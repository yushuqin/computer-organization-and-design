==> flow/design.v <==
module Alu(alu_a_in,alu_b_in,alu_oper_in,
alu_result_out,alu_zero_out,alu_overflow_out);
input [31:0] alu_a_in,alu_b_in;
input [2:0]alu_oper_in;
output reg[31:0]alu_result_out;
output alu_zero_out;
output reg alu_overflow_out;
wire [31:0]res_and,res_or,res_add,res_sub,res_nor,res_slt,res_xor,res_srl;
wire [31:0]a,b;
assign a=alu_a_in;
assign b=alu_b_in;
assign res_and=a&b;
assign res_or=a|b;
assign res_add=a+b;
assign res_sub=a-b;
assign res_nor=~(a|b);
assign res_slt=(a<b)?32'h00000001:32'h00000000;
assign res_xor=a^b;
assign res_srl=b>>1;
always @* 
begin
   alu_overflow_out=0;
   case(alu_oper_in)
	  3'b000:alu_result_out=res_and;
	  3'b001:alu_result_out=res_or;
	  3'b010:alu_result_out=res_add;    
	  3'b110:alu_result_out=res_sub;  
	  3'b100:alu_result_out=res_nor;
	  3'b111:alu_result_out=res_slt;
	  3'b011:alu_result_out=res_xor;
	  3'b101:alu_result_out=res_srl;
	  default:alu_result_out=res_add;
	endcase
	if(alu_oper_in==3'b010)
	  if((a[31]==0&&b[31]==0)||(a[31]==1&&b[31]==1))
			if(alu_result_out[31]==1)alu_overflow_out=1;
			else alu_overflow_out=0;
	if(alu_oper_in==3'b110)
   begin	
     if(a[31]==1&&b[31]==0)
			if(alu_result_out[31]==0)alu_overflow_out=1;
		   else alu_overflow_out=0; 
     if(a[31]==0&&b[31]==1)
			if(alu_result_out[31]==1)alu_overflow_out=1;
		   else alu_overflow_out=0;			     
	end
end	 
	assign alu_zero_out=(alu_result_out==0)? 1:0;
endmodule
module Alucontrol(op,func,ALUoper);
input wire [1:0] op;
input wire [5:0] func;
output wire [2:0] ALUoper;
assign ALUoper[2]=op[0]+op[1]&((~func[3]&~func[2]&func[1]&~func[0])
+(func[3]&~func[2]&func[1]&~func[0])+(~func[3]&func[2]&func[1]&func[0]));
assign ALUoper[1]=~((op[1]&~func[3]&func[2]&~func[1]&~func[0])
+(op[1]&~func[3]&func[2]&~func[1]&func[0])+(op[1]&~func[3]&func[2]&func[1]&func[0]));
assign ALUoper[0]=(op[1]&~func[3]&func[2]&~func[1]&func[0])
+(op[1]&func[3]&~func[2]&func[1]&~func[0]);
endmodule
module Control(
clk,reset,
op,
pc_res,pc_w,pc_wc,pc_src,
mem_r,mem_w,ireg_w,regdst,reg_w,memtoreg,
alu_srca,alu_srcb,alu_op,state
    );
input clk;
input reset;
input [5:0]op;	 
output reg pc_res,pc_w,pc_wc;
output reg [1:0]pc_src;
output reg mem_r,mem_w,ireg_w,regdst,reg_w,memtoreg;
output reg alu_srca;
output reg [1:0]alu_srcb,alu_op;
output reg [3:0]state;
parameter IF=4'b0000,ID=4'b0001,
EX_I=4'b0010,
MEM_R=4'b0011,MEMtoREG=4'b0100,
MEM_W=4'b0101,
EX_R=4'b0110,
ALUtoREG=4'b0111,
EX_B=4'b1000,EX_J=4'b1001;
always @(negedge clk or posedge reset)
if (reset==1)
begin
	state=IF;
	reg_w=1'b0;
	mem_r=1'b0;
	mem_w=1'b0;
	ireg_w=1'b0;
	pc_w=1'b0;
	pc_wc=1'b0;
end
else
begin
	case(state)
	IF:
	begin
	   pc_res=1'b0;
		mem_r=1'b1;
		ireg_w=1'b1;
		alu_srca=1'b0;
		alu_srcb=2'b01;
		alu_op=2'b00;
		pc_src=2'b00;
		pc_w=1'b1;
		state=ID;
		reg_w=1'b0;
		mem_w=1'b0;
		pc_wc=1'b0;
	end
	ID:
	begin
	  case(op[5:0])
			6'b000000:
			state=EX_R;
			6'b100011:
			state=EX_I;
			6'b101011:
			state=EX_I;
			6'b000010:
			state=EX_J;
			6'b000100:
			state=EX_B;
			default:state=EX_R;
		endcase
	   alu_srca=1'b0;
		alu_srcb=2'b11;
		alu_op=2'b00;
		reg_w=1'b0;
		mem_r=1'b0;
		mem_w=1'b0;
		ireg_w=1'b0;
		pc_w=1'b0;
		pc_wc=1'b0;
	end
	EX_I:
	begin
		alu_srca=1'b1;
		alu_srcb=2'b10;
		alu_op=2'b00;
		if(op[5:0]==6'b100011)
		state=MEM_R;
		else
		state=MEM_W;
	end
	MEM_R:
	begin
		pc_res=1'b1;
		mem_r=1'b1;
		state=MEMtoREG;
	end
	MEMtoREG:
	begin
	   memtoreg=1'b1;
		regdst=1'b0;
		reg_w=1'b1;
		state=IF;
		mem_r=1'b0;
		mem_w=1'b0;
		ireg_w=1'b0;
		pc_w=1'b0;
		pc_wc=1'b0;
	end
	MEM_W:
	begin
	   pc_res=1'b1;
		mem_w=1'b1;
		state=IF;
	end
	EX_R:
	begin
	   alu_srca=1'b1;
		alu_srcb=2'b00;
		alu_op=2'b10;
	   state=ALUtoREG;
	end
	ALUtoREG:
	begin
	   memtoreg=1'b0;
		regdst=1'b1;
		reg_w=1'b1;
		state=IF;
	end
	EX_B:
	begin
	   alu_srca=1'b1;
		alu_srcb=2'b00;
		alu_op=2'b01;
		pc_wc=1'b1;
		state=IF;
	end
	EX_J:
	begin
	   pc_src=2'b10;
		pc_w=1'b1;
	   state=IF;
	end
	endcase
end
endmodule
module Cpu(
clk,reset,         
pc_out,            
cpu_data_in,               
cpu_data_out,
op,                                 
mem_w,                              
ireg_w,                         
disp_num_addr,
disp_num,
state                              
);
input clk,reset;
output reg[31:0] pc_out;
input [31:0] cpu_data_in;
output [31:0] cpu_data_out;
output [5:0]op;
output mem_w;wire mem_r;
output ireg_w;
output [3:0]state;
reg [31:0]ireg;
assign op=ireg[31:26];
input [4:0] disp_num_addr;
output [31:0] disp_num;
reg [31:0] memdatareg;   
wire [4:0]  reg_addr_w_in,reg_addr_rs_in, reg_addr_rt_in, reg_addr_rd_in;
wire [31:0] reg_data_w_in,reg_data_rs_out,reg_data_rt_out;
reg [31:0] alu_out; 
reg [31:0] alu_a_in,alu_b_in;
wire [31:0] alu_result_out; 
wire [2:0]alu_oper_in;
wire alu_zero_out,alu_overflow_out ; 
wire [31:0] pc_4;
reg [31:0] pc;
assign cpu_data_out=reg_data_rt_out;  
wire reg_w,ireg_w,memtoreg,regdst;
wire pc_w,pc_wc,pc_res;
wire [1:0]pc_src;
wire alu_srca;
wire [1:0]alu_srcb,alu_op;
wire [3:0]state;
Control control(
clk,reset,op,
pc_res,pc_w,pc_wc,pc_src,
mem_r,mem_w,ireg_w,regdst,reg_w,memtoreg,
alu_srca,alu_srcb,alu_op,state);
initial begin pc_out=32'h00000000; end
always @(posedge clk or posedge reset)
begin
   if(reset==1)
	begin
		pc=32'h00000000;
	end
   else 
	begin
		if(pc_w||(alu_zero_out&pc_wc))
		begin
			case(pc_src)
			2'b00:pc=alu_result_out;
			2'b01:pc=alu_out;
			2'b10:pc={pc[31:28],ireg[25:0],2'b00};
			endcase
		end
	end
end
always @*
begin
	if(pc_res==0)
	pc_out=pc;
	if(pc_res==1)
	pc_out=alu_out;
end
Alucontrol alucontrol(
.op(alu_op),
.func(ireg[5:0]),
.ALUoper(alu_oper_in)
);
always @*
begin
   case(alu_srcb)
	2'b00:begin alu_b_in=reg_data_rt_out ;end
	2'b01:begin alu_b_in=32'b00000100 ;end
	2'b10:begin alu_b_in={{16{ireg[15]}},ireg[15:0]};end
	2'b11:alu_b_in={{14{ireg[15]}},ireg[15:0],2'b00};
	endcase
	if(alu_srca==0)
	begin
	alu_a_in=pc;
	end
	else
	begin
	alu_a_in=reg_data_rs_out;
	end
end
Alu alu(
.alu_a_in(alu_a_in),
.alu_b_in(alu_b_in),
.alu_oper_in(alu_oper_in),
.alu_result_out(alu_result_out),
.alu_zero_out(alu_zero_out),
.alu_overflow_out(alu_overflow_out)
);
always @(posedge clk or posedge reset)
begin
if(reset==1)
begin
	memdatareg=32'b00000000;
	ireg=32'b00000000;
end
else
begin
	if(ireg_w==1)
	begin
   ireg=cpu_data_in;
	end
	memdatareg=cpu_data_in;
	alu_out=alu_result_out;
end
end
assign reg_addr_rs_in=ireg[25:21];  
assign reg_addr_rt_in=ireg[20:16];  
assign reg_addr_rd_in=ireg[15:11];  
assign reg_addr_w_in=(regdst)? reg_addr_rd_in:reg_addr_rt_in;
assign reg_data_w_in=(memtoreg)? memdatareg : alu_out ;
RegisterFile reg_files(
.clk(clk),
.reset(reset),
.reg_addr_rs_in(reg_addr_rs_in),
.reg_addr_rt_in(reg_addr_rt_in),
.reg_addr_w_in(reg_addr_w_in),
.reg_data_w_in(reg_data_w_in),
.reg_w_in(reg_w),
.reg_data_rs_out(reg_data_rs_out),
.reg_data_rt_out(reg_data_rt_out),
.disp_num_addr(disp_num_addr),
.disp_num(disp_num)
);
endmodule
module RegisterFile(clk,reset,
reg_addr_rs_in,reg_addr_rt_in,
reg_w_in,reg_data_w_in,reg_addr_w_in,
reg_data_rs_out,reg_data_rt_out,
disp_num_addr,disp_num
    );
input clk,reset; 
input [4:0]reg_addr_rs_in,reg_addr_rt_in; 
input reg_w_in;            
input [4:0]reg_addr_w_in;
input [31:0]reg_data_w_in;    
output [31:0]reg_data_rs_out,reg_data_rt_out;  
input [4:0] disp_num_addr;
output [31:0] disp_num;
reg[31:0]register[1:15];  
integer i ;
assign reg_data_rs_out=(reg_addr_rs_in==0)?0:register[reg_addr_rs_in];
assign reg_data_rt_out=(reg_addr_rt_in==0)?0:register[reg_addr_rt_in];
assign disp_num=(disp_num_addr==0)?0:register[disp_num_addr];
always @(posedge clk or posedge reset)
begin
	 if(reset==1)
		 begin
			for (i=1;i<16;i=i+1)
			register[i]<=0;
		 end 
	 else 
		 begin 
			 if((reg_addr_w_in!=0)&&(reg_w_in==1))
			  register[reg_addr_w_in]<=reg_data_w_in;
		 end		 
end
endmodule
Step by step through the tools: Cpu
The steps from the RTL of Cpu to its reports follow in flow order.
Line numbers count from 1 in the design file above.
Operators: Yosys type, input widths -> output width; for muxes data width and select width s.
Library cell names are shortened.
{ "inputs": {"top": "Cpu", "clk_port": "clk", "library": "sky130hd", "lib_corner": "tt_025C_1v80"} }

Elaborated design
Source: Yosys, flattened and elaborated. Widths are those after wreduce. Registers that Yosys merges into a memory's read port (data or address) are not register bits. Print and check cells do not count.
{ "bits": {"out_inout_bits": 108, "elab_cells": 255, "regBits": 659, "in_bits": 39} }
{ "classes": {"n_reduce_logical": 64, "muxes": 30, "n_cmp": 1, "bitwise": 33, "n_eq": 85, "n_addsub": 8} }
{ "op_table": {"columns": ["operator", "n"], "rows": [
  ["$pmux 32 s16", 3],
  ["$pmux 32 s8", 1],
  ["$mux 32", 6],
  ["$eq 4x4->1 const B", 34],
  ["$pmux 32 s4", 1],
  ["$pmux 32 s3", 1],
  ["$eq 4x3->1 const B", 20],
  ["$reduce_and 2->1", 22],
  ["$eq 4x2->1 const B", 10],
  ["$add 32x32->32", 1],
  ["$sub 32x32->32", 1],
  ["$lt 32x32->1", 1],
  ["$and 32x32->32", 1],
  ["$or 32x32->32", 1],
  ["$xor 32x32->32", 1],
  ["$not 32->32", 1],
  ["$logic_not 32->1", 1],
  ["$pmux 4 s6", 1],
  ["$and 1x1->1", 22],
  ["$reduce_bool 2->1", 10],
  ["$eq 4x1->1 const B", 5],
  ["$logic_not 4->1", 5],
  ["$pmux 1 s2", 9],
  ["$logic_not 5->1", 3],
  ["$reduce_or 2->1", 7],
  ["$eq 3x3->1 const B", 4],
  ["$eq 6x6->1 const B", 2],
  ["$pmux 4 s3", 1]
]} }
Other operator kinds: 25; their cells: 46.

Logic depth
Depth = most cells in a row (Yosys ltp): at word level without a register or memory, in the mapped netlist without a sequential cell, where the memories' decode and read muxes count.
{ "depth": {"ltp_word": 15, "ABC_AREA": 0, "mapped_depth": 24} }

Netlist
Yosys stat after the flow's synthesis: flattened, memories mapped to cells. It holds for the ABC_AREA given above (unset counts as 0); a run with the other value may have another netlist.
{ "types": {"columns": ["cell_type", "n", "area_total_um2"], "rows": [
  ["dfrtp_1", 576, 1.44E+04],
  ["a22oi_1", 471, 3.54E+03],
  ["o21ai_0", 563, 2.82E+03],
  ["nand2_1", 640, 2.4E+03],
  ["edfxtp_1", 70, 2.1E+03],
  ["a21oi_1", 310, 1.55E+03],
  ["ha_1", 105, 1313.76],
  ["clkbuf_1", 340, 1.28E+03],
  ["a221oi_1", 111, 972.182],
  ["a22o_1", 110, 963.424],
  ["nor2_1", 235, 882.096],
  ["inv_1", 202, 758.227],
  ["nand4_1", 95, 594.32],
  ["nand3_1", 97, 485.466],
  ["o211ai_1", 53, 397.882],
  ["mux2i_1", 39, 390.374],
  ["mux2_2", 33, 371.606],
  ["and4_1", 32, 280.269]
]} }
Not listed: further types 86, cells in them 672.
{ "mapped": {"mapped_area_mm2": 0.0406803, "ff_cells": 660, "mapped_cells": 4754} }
By module: a second synthesis without flattening, with its own total; a netlist apart from the flattened one above.
{ "unflattened": {"hier_cells": 4778, "hier_area_mm2": 0.0464746} }
Rows give one instance, submodules left out.
{ "modules": {"columns": ["mod", "instances", "cells", "area_mm2"], "rows": [
  ["RegisterFile", 1, 3116, 0.0321458],
  ["Alu", 1, 1043, 0.0066501],
  ["Cpu", 1, 507, 0.0065613],
  ["Control", 1, 103, 0.0010385],
  ["Alucontrol", 1, 9, 0.0000788]
]} }

Lab notebook: Cpu

Stored flow runs of Cpu (2 of them; Yosys, OpenROAD, sky130hd). They differ in their settings and are not a sequence. Constraints: input delay and output delay 20% of the set period each, output load 0.01 pF.

Flow run A
==> flow/run.sh <==
#!/bin/bash
# the make line also repeats the synthesis and layout settings of config.mk as NAME=value (left out here)
make -C /OpenROAD-flow-scripts/flow DESIGN_CONFIG=/design/flow/config.mk WORK_HOME=/design/flow/orfs CLKGATE_MAP_FILE= finish
==> flow/config.mk <==
export PLATFORM = sky130hd
export DESIGN_NAME = Cpu
export DESIGN_NICKNAME = Cpu
export VERILOG_FILES = /design/flow/design.v
export SDC_FILE = /design/flow/constraint.sdc
export NUM_CORES = 4
export LEC_CHECK = 0
export CAP_MARGIN = 30
export CELL_PAD_IN_SITES_GLOBAL_PLACEMENT = 3
export CORE_MARGIN = 2
export CORE_UTILIZATION = 48
export MIN_ROUTING_LAYER = met2
export PLACE_DENSITY_LB_ADDON = 0.16
export SETUP_SLACK_MARGIN = 5.0
export SLEW_MARGIN = 30
export TNS_END_PERCENT = 30
==> flow/constraint.sdc <==
create_clock -name core_clock -period 89.5 [get_ports {clk}]
set_input_delay 17.9000 -clock core_clock [delete_from_list [all_inputs] [get_ports {clk}]]
set_output_delay 17.9000 -clock core_clock [all_outputs]
set_load 0.01 [all_outputs]

==> results of flow run A, as JSON <==
{
  "outcome": "not finished: placement ended with error FLW-0024"
}

Flow run B
==> flow/run.sh <==
#!/bin/bash
# the make line also repeats the synthesis and layout settings of config.mk as NAME=value (left out here)
make -C /OpenROAD-flow-scripts/flow DESIGN_CONFIG=/design/flow/config.mk WORK_HOME=/design/flow/orfs CLKGATE_MAP_FILE= finish
==> flow/config.mk <==
export PLATFORM = sky130hd
export DESIGN_NAME = Cpu
export DESIGN_NICKNAME = Cpu
export VERILOG_FILES = /design/flow/design.v
export SDC_FILE = /design/flow/constraint.sdc
export NUM_CORES = 4
export LEC_CHECK = 0
export CAP_MARGIN = 20
export CORE_MARGIN = 2
export CORE_UTILIZATION = 40
export SLEW_MARGIN = 20
==> flow/constraint.sdc <==
create_clock -name core_clock -period 30.2 [get_ports {clk}]
set_input_delay 6.0400 -clock core_clock [delete_from_list [all_inputs] [get_ports {clk}]]
set_output_delay 6.0400 -clock core_clock [all_outputs]
set_load 0.01 [all_outputs]

==> results of flow run B, as JSON <==
{
  "setupTns_ns": 0.000,
  "design.die.area_mm2": 0.104268,
  "worst_hold_slack_ns": 0.462,
  "timing.setup.ws_ns": 6.753,
  "finalCellArea_mm2": 0.0461805,
  "finalUtil_frac": 0.46,
  "post_synth_area_mm2": 0.0406803
}
